==> flow/design.v <==
module nash_core #(
    parameter STATE_WIDTH = 4,     
    parameter MEM_DEPTH = 8
) (
    input wire clk,
    input wire rst_n,
    input wire data_in,
    input wire valid_in,
    output wire data_out,
    output wire valid_out,
    input wire [MEM_DEPTH-1:0] red_perm_data,
    input wire [MEM_DEPTH-1:0] red_invert_mask,
    input wire [MEM_DEPTH-1:0] blue_perm_data,
    input wire [MEM_DEPTH-1:0] blue_invert_mask,
    input wire config_valid,
    output reg config_ready,
    output wire [STATE_WIDTH-1:0] dbg_state,
    output wire dbg_path_select
);
    reg [STATE_WIDTH-1:0] current_state;
    reg [MEM_DEPTH-1:0] shift_reg;       
    reg path_select;                      
    localparam STATE_1 = 4'd1;
    localparam STATE_2 = 4'd2;
    localparam STATE_3 = 4'd3;
    localparam STATE_4 = 4'd4;
    localparam STATE_5 = 4'd5;
    localparam STATE_6 = 4'd6;
    localparam STATE_7 = 4'd7;
    localparam STATE_8 = 4'd8;
    reg [STATE_WIDTH-1:0] red_next_state [0:7];   
    reg [STATE_WIDTH-1:0] blue_next_state [0:7];  
    reg red_invert [0:7];                         
    reg blue_invert [0:7];                        
    wire [STATE_WIDTH-1:0] next_state;
    wire invert_bit;
    wire current_bit;
    integer i;
    always @(posedge clk or negedge rst_n) begin
        if (!rst_n) begin
            for (i = 0; i < 8; i = i + 1) begin
                red_next_state[i] <= 0;
                blue_next_state[i] <= 0;
                red_invert[i] <= 0;
                blue_invert[i] <= 0;
            end
        end else if (config_valid) begin
            for (i = 0; i < 8; i = i + 1) begin
                red_next_state[i] <= i + 1;  
                if (red_perm_data[i])
                    red_next_state[i] <= red_perm_data[i] + 1;  
                red_invert[i] <= red_invert_mask[i];
            end
            for (i = 0; i < 8; i = i + 1) begin
                blue_next_state[i] <= i + 1;  
                if (blue_perm_data[i])
                    blue_next_state[i] <= blue_perm_data[i] + 1;  
                blue_invert[i] <= blue_invert_mask[i];
            end
        end
    end
    assign next_state = path_select ? 
                       red_next_state[current_state-1] : 
                       blue_next_state[current_state-1];
    assign invert_bit = path_select ? 
                       red_invert[current_state-1] : 
                       blue_invert[current_state-1];
    assign current_bit = shift_reg[current_state-1];
    always @(posedge clk or negedge rst_n) begin
        if (!rst_n) begin
            current_state <= STATE_1;
            shift_reg <= 0;
            path_select <= 0;
            config_ready <= 1;
        end else if (config_valid) begin
            current_state <= STATE_1;
            shift_reg <= 0;
            path_select <= 0;
            config_ready <= 0;
        end else if (valid_in) begin
            current_state <= next_state;
            shift_reg <= {shift_reg[MEM_DEPTH-2:0], data_in};
            path_select <= data_in;
            if (current_state == STATE_8)
                current_state <= STATE_1;
        end
    end
    assign data_out = invert_bit ? ~current_bit : current_bit;
    assign valid_out = valid_in;
    assign dbg_state = current_state;
    assign dbg_path_select = path_select;
endmodule
module nash_top #(
    parameter STATE_WIDTH = 4,
    parameter MEM_DEPTH = 8
) (
    input wire clk,
    input wire rst_n,
    input wire plaintext_in,
    input wire valid_in,
    output wire ciphertext_out,
    output wire valid_out,
    input wire [MEM_DEPTH-1:0] red_perm_data,
    input wire [MEM_DEPTH-1:0] red_invert_mask,
    input wire [MEM_DEPTH-1:0] blue_perm_data,
    input wire [MEM_DEPTH-1:0] blue_invert_mask,
    input wire config_valid,
    output wire config_ready,
    output wire [STATE_WIDTH-1:0] dbg_state,
    output wire dbg_path_select,
    output reg delayed_input
);
    wire core_out;
    wire core_valid;
    nash_core #(
        .STATE_WIDTH(STATE_WIDTH),
        .MEM_DEPTH(MEM_DEPTH)
    ) cipher_core (
        .clk(clk),
        .rst_n(rst_n),
        .data_in(plaintext_in),
        .valid_in(valid_in),
        .data_out(core_out),
        .valid_out(core_valid),
        .red_perm_data(red_perm_data),
        .red_invert_mask(red_invert_mask),
        .blue_perm_data(blue_perm_data),
        .blue_invert_mask(blue_invert_mask),
        .config_valid(config_valid),
        .config_ready(config_ready),
        .dbg_state(dbg_state),
        .dbg_path_select(dbg_path_select)
    );
    always @(posedge clk or negedge rst_n) begin
        if (!rst_n)
            delayed_input <= 0;
        else if (valid_in)
            delayed_input <= plaintext_in;
    end
    assign ciphertext_out = core_out ^ delayed_input;
    assign valid_out = core_valid;
endmodule
## Reports on nash_top

Tool output for the design above, in the order of the flow.
Line numbers count from 1 in the design file above.
Operators carry their Yosys type and port widths (W data, S select, Z words).
Not given: -

| design | value |
|---|---|
| top | nash_top |
| clock input | clk |
| cell library | sky130hd |
| library corner | tt_025C_1v80 |

## Elaborated design

Counts by Yosys on the flattened word-level netlist (proc, flatten, opt, wreduce). Print and check cells are left out. Cells with the same type and inputs are merged into one.

| storage and ports | value |
|---|---|
| flip-flop bits (word level) | 95 |
| input port bits | 37 |

| cells by class | value |
|---|---|
| add/sub/neg operators | 17 |
| equal/unequal tests | 8 |
| shift-type cells | 1 |
| mux-type cells | 30 |
| bitwise logic cells | 2 |
| reductions and logical operators | 2 |

Operator list:

| cell | count |
|---|---|
| $mux W4 | 20 |
| $pmux W4 S8 | 2 |
| $add A1 B1 Y2 const B | 16 |
| $shiftx A8 B32 Y1 | 1 |
| $pmux W1 S8 | 2 |
| $mux W8 | 2 |
| $eq A3 B3 Y1 const B | 4 |
| $eq A3 B2 Y1 const B | 2 |
| $sub A4 B1 Y5 const B | 1 |
| $eq A4 B4 Y1 const B | 1 |
| $mux W1 | 4 |
| $eq A3 B1 Y1 const B | 1 |
| $logic_not A3 Y1 | 1 |
| $reduce_bool A2 Y1 | 1 |
| $xor A1 B1 Y1 | 1 |
| $not A1 Y1 | 1 |

## Depth

Longest topological path by Yosys (ltp), each cell counted once; first at word level (registers and memories cut), then after technology mapping (sequential cells cut; the memories' decode and read muxes count).

| logic depth | value |
|---|---|
| depth in word-level cells | 7 |
| ABC_AREA | 0 |
| mapped depth | 10 |

## Synthesis result

The flow's flattened synthesis, as Yosys stat reports it; memories are mapped. The netlist is that of the ABC_AREA named above (0 if unset); the other value can give another one.

Cells by type:

| cell | count |
|---|---|
| sky130_fd_sc_hd__dfrtp_1 | 51 |
| sky130_fd_sc_hd__mux2_2 | 24 |
| sky130_fd_sc_hd__mux2i_1 | 11 |
| sky130_fd_sc_hd__a21oi_1 | 21 |
| sky130_fd_sc_hd__nor2_1 | 25 |
| sky130_fd_sc_hd__ha_1 | 7 |
| sky130_fd_sc_hd__a22oi_1 | 10 |
| sky130_fd_sc_hd__dfstp_2 | 2 |
| sky130_fd_sc_hd__mux4_2 | 2 |
| sky130_fd_sc_hd__clkbuf_1 | 9 |
| sky130_fd_sc_hd__nand2_1 | 9 |
| sky130_fd_sc_hd__a221o_1 | 3 |
| sky130_fd_sc_hd__inv_1 | 8 |
| sky130_fd_sc_hd__o21ai_0 | 6 |
| sky130_fd_sc_hd__nor4_4 | 1 |
| sky130_fd_sc_hd__xnor2_1 | 2 |
| sky130_fd_sc_hd__nor2b_1 | 2 |
| sky130_fd_sc_hd__buf_6 | 1 |

Other cell types: 18; their cells: 18.

| synthesis totals | value |
|---|---|
| cells in the netlist | 212 |
| mapped area | 2,468.6 um2 |
| sequential part of the area | 1,328.8 um2 |
| flip-flop cells | 53 |

The figures by module come from a second, unflattened synthesis with its own total; it is not the netlist above.

| unflattened totals | value |
|---|---|
| cell total of the unflattened synthesis | 203 |
| area total of the unflattened synthesis | 2,486.1 um2 |

Rows give one instance, submodules left out.

By module:

| module | times used | cells | area (um2) |
|---|---|---|---|
| nash_core | 1 | 200 | 2,437.3 |
| nash_top | 1 | 3 | 48.8 |

## Timing after synthesis

OpenSTA on the mapped netlist: ideal clock, no wires. The path of least setup slack (recovery checks aside). Input and output delay are each 20% of the period. Register names are those of the netlist, which keeps one name where synthesis merged equal registers.

| timing path after synthesis | value |
|---|---|
| path kind | register to output |
| start | register cipher_core.current_state[0] |
| end | output ciphertext_out |
| period | 3.01 ns |
| output delay | 0.602 ns |
| arrival | 2.435 ns |
| required time | 2.408 ns |
| slack | -0.027 ns |
| delay of the path | 2.435 ns |
| stages on the path | 10 |
| path buffers | 0 |
| synthesis period reached | 3.037 ns |

"delay of the path" = arrival - input delay + setup time.
A path that ends at an output port has no setup time.
"stages on the path": output pins that drive a net of the path, with the launching flip-flop's if there is one; two outputs of one cell count as two.
"synthesis period reached" is the clock period less the worst setup slack; recovery checks do not enter. This is arithmetic on one report: input and output delays are still those of the set period (20% each).
The rows between start and end are the longest chain of elaborated cells between them; the timing report does not say that the signal goes this way. Where chains are equally long, one stands for them.
Each line given opens the expression or statement behind the cell; cells for indexed reads and writes are added by Yosys, which also makes memories of some case tables.
A register here has more assigning lines than the two given.

| between the ends, after synthesis | value |
|---|---|
| cell sequence | sky130_fd_sc_hd__dfstp_2 > sky130_fd_sc_hd__inv_1 > sky130_fd_sc_hd__ha_1 > sky130_fd_sc_hd__ha_1 > sky130_fd_sc_hd__and2b_1 > sky130_fd_sc_hd__nor4_4 > sky130_fd_sc_hd__a21oi_1 > sky130_fd_sc_hd__a31oi_1 > sky130_fd_sc_hd__xnor2_1 > sky130_fd_sc_hd__xnor2_1 |
| length of the longest elaborated chain | 6 |

Ends and longest elaborated chain, after synthesis:

| item | line | RTL |
|---|---|---|
| start, declared | 20 | `reg [STATE_WIDTH-1:0] current_state;` |
| start, assigned | 71 | `current_state <= STATE_1;` |
| start, assigned | 81 | `current_state <= next_state;` |
| $sub A4 B1 Y5 | 67 | `blue_invert[current_state-1];` |
| $eq A3 B3 Y1 | 67 |  |
| $pmux W1 S8 | 67 |  |
| $mux W1 | 65 | `assign invert_bit = path_select ?` |
| $mux W1 | 88 | `assign data_out = invert_bit ? ~current_bit : current_bit;` |
| $xor A1 B1 Y1 | 140 | `assign ciphertext_out = core_out ^ delayed_input;` |
| end, declared | 101 | `output wire ciphertext_out,` |

## Timing after layout

Path of least setup slack in the final report of run 1 (OpenROAD, finished layout, wires in). Where an end is a register, its clock arrival counts in the times.

| timing path after layout | value |
|---|---|
| path kind | register to output |
| start | register cipher_core.current_state[0] |
| end | output ciphertext_out |
| period | 3.16 ns |
| output delay | 0.63 ns |
| arrival | 2.59 ns |
| required time | 2.53 ns |
| slack | -0.06 ns |
| stages on the path | 11 |
| path buffers | 2 |

The rows between start and end are the longest chain of elaborated cells between them; the timing report does not say that the signal goes this way. Where chains are equally long, one stands for them.
A register here has more assigning lines than the two given.

| between the ends, after layout | value |
|---|---|
| cell sequence | sky130_fd_sc_hd__dfstp_2 > sky130_fd_sc_hd__inv_2 > sky130_fd_sc_hd__ha_4 > sky130_fd_sc_hd__buf_4 > sky130_fd_sc_hd__ha_2 > sky130_fd_sc_hd__nor4_4 > sky130_fd_sc_hd__a211oi_2 > sky130_fd_sc_hd__a31oi_1 > sky130_fd_sc_hd__xnor2_1 > sky130_fd_sc_hd__xnor2_1 > sky130_fd_sc_hd__buf_2 |
| length of the longest elaborated chain | 6 |

Ends and longest elaborated chain, after layout:

| item | line | RTL |
|---|---|---|
| start, declared | 20 | `reg [STATE_WIDTH-1:0] current_state;` |
| start, assigned | 71 | `current_state <= STATE_1;` |
| start, assigned | 81 | `current_state <= next_state;` |
| $sub A4 B1 Y5 | 67 | `blue_invert[current_state-1];` |
| $eq A3 B3 Y1 | 67 |  |
| $pmux W1 S8 | 67 |  |
| $mux W1 | 65 | `assign invert_bit = path_select ?` |
| $mux W1 | 88 | `assign data_out = invert_bit ? ~current_bit : current_bit;` |
| $xor A1 B1 Y1 | 140 | `assign ciphertext_out = core_out ^ delayed_input;` |
| end, declared | 101 | `output wire ciphertext_out,` |

Stored flow runs of nash_top (2 of them; Yosys, OpenROAD, sky130hd). They differ in their settings and are not a sequence. Constraints: input delay and output delay 20% of the set period each, output load 0.01 pF.
"worst setup path time" means the part of the period allowed to the worst setup path (the constraints hold back 20% at inputs and 20% at outputs) less its slack; where the path has registers, the arrival times of their clocks count too.
"power" is the tool's figure for a default switching activity; nothing was simulated.
Among the settings, n/a means not set for that run.

| item | run 1 | run 2 |
|---|---|---|
| period_ns | 3.16 | 4.98 |
| CAP_MARGIN | 20 | 20 |
| CORE_MARGIN | 2 | 2 |
| CORE_UTILIZATION | 40 | 40 |
| SLEW_MARGIN | 20 | 20 |
| SETUP_SLACK_MARGIN | n/a | -0.46 |
| PLACE_DENSITY_LB_ADDON | n/a | 0.09 |
| CORE_ASPECT_RATIO | n/a | 0.61 |
| CELL_PAD_IN_SITES_DETAIL_PLACEMENT | n/a | 1 |
| TNS_END_PERCENT | n/a | 100 |
| CTS_CLUSTER_SIZE | n/a | 60 |
| synthesized cell area (um2) | 2,468.6 | 2,468.6 |
| die footprint (um2) | 6,816.1 | 6,835.1 |
| post-route utilization (%) | 54.4 | 50.7 |
| worst setup slack after layout (ns) | -0.064 | 0.464 |
| summed negative setup slack (ns) | -0.064 | 0.000 |
| power (uW) | 1,794 | 1,002 |
| worst setup path time (ns) | 2.59 | 3.52 |
| critical path type | register to output | register to output |
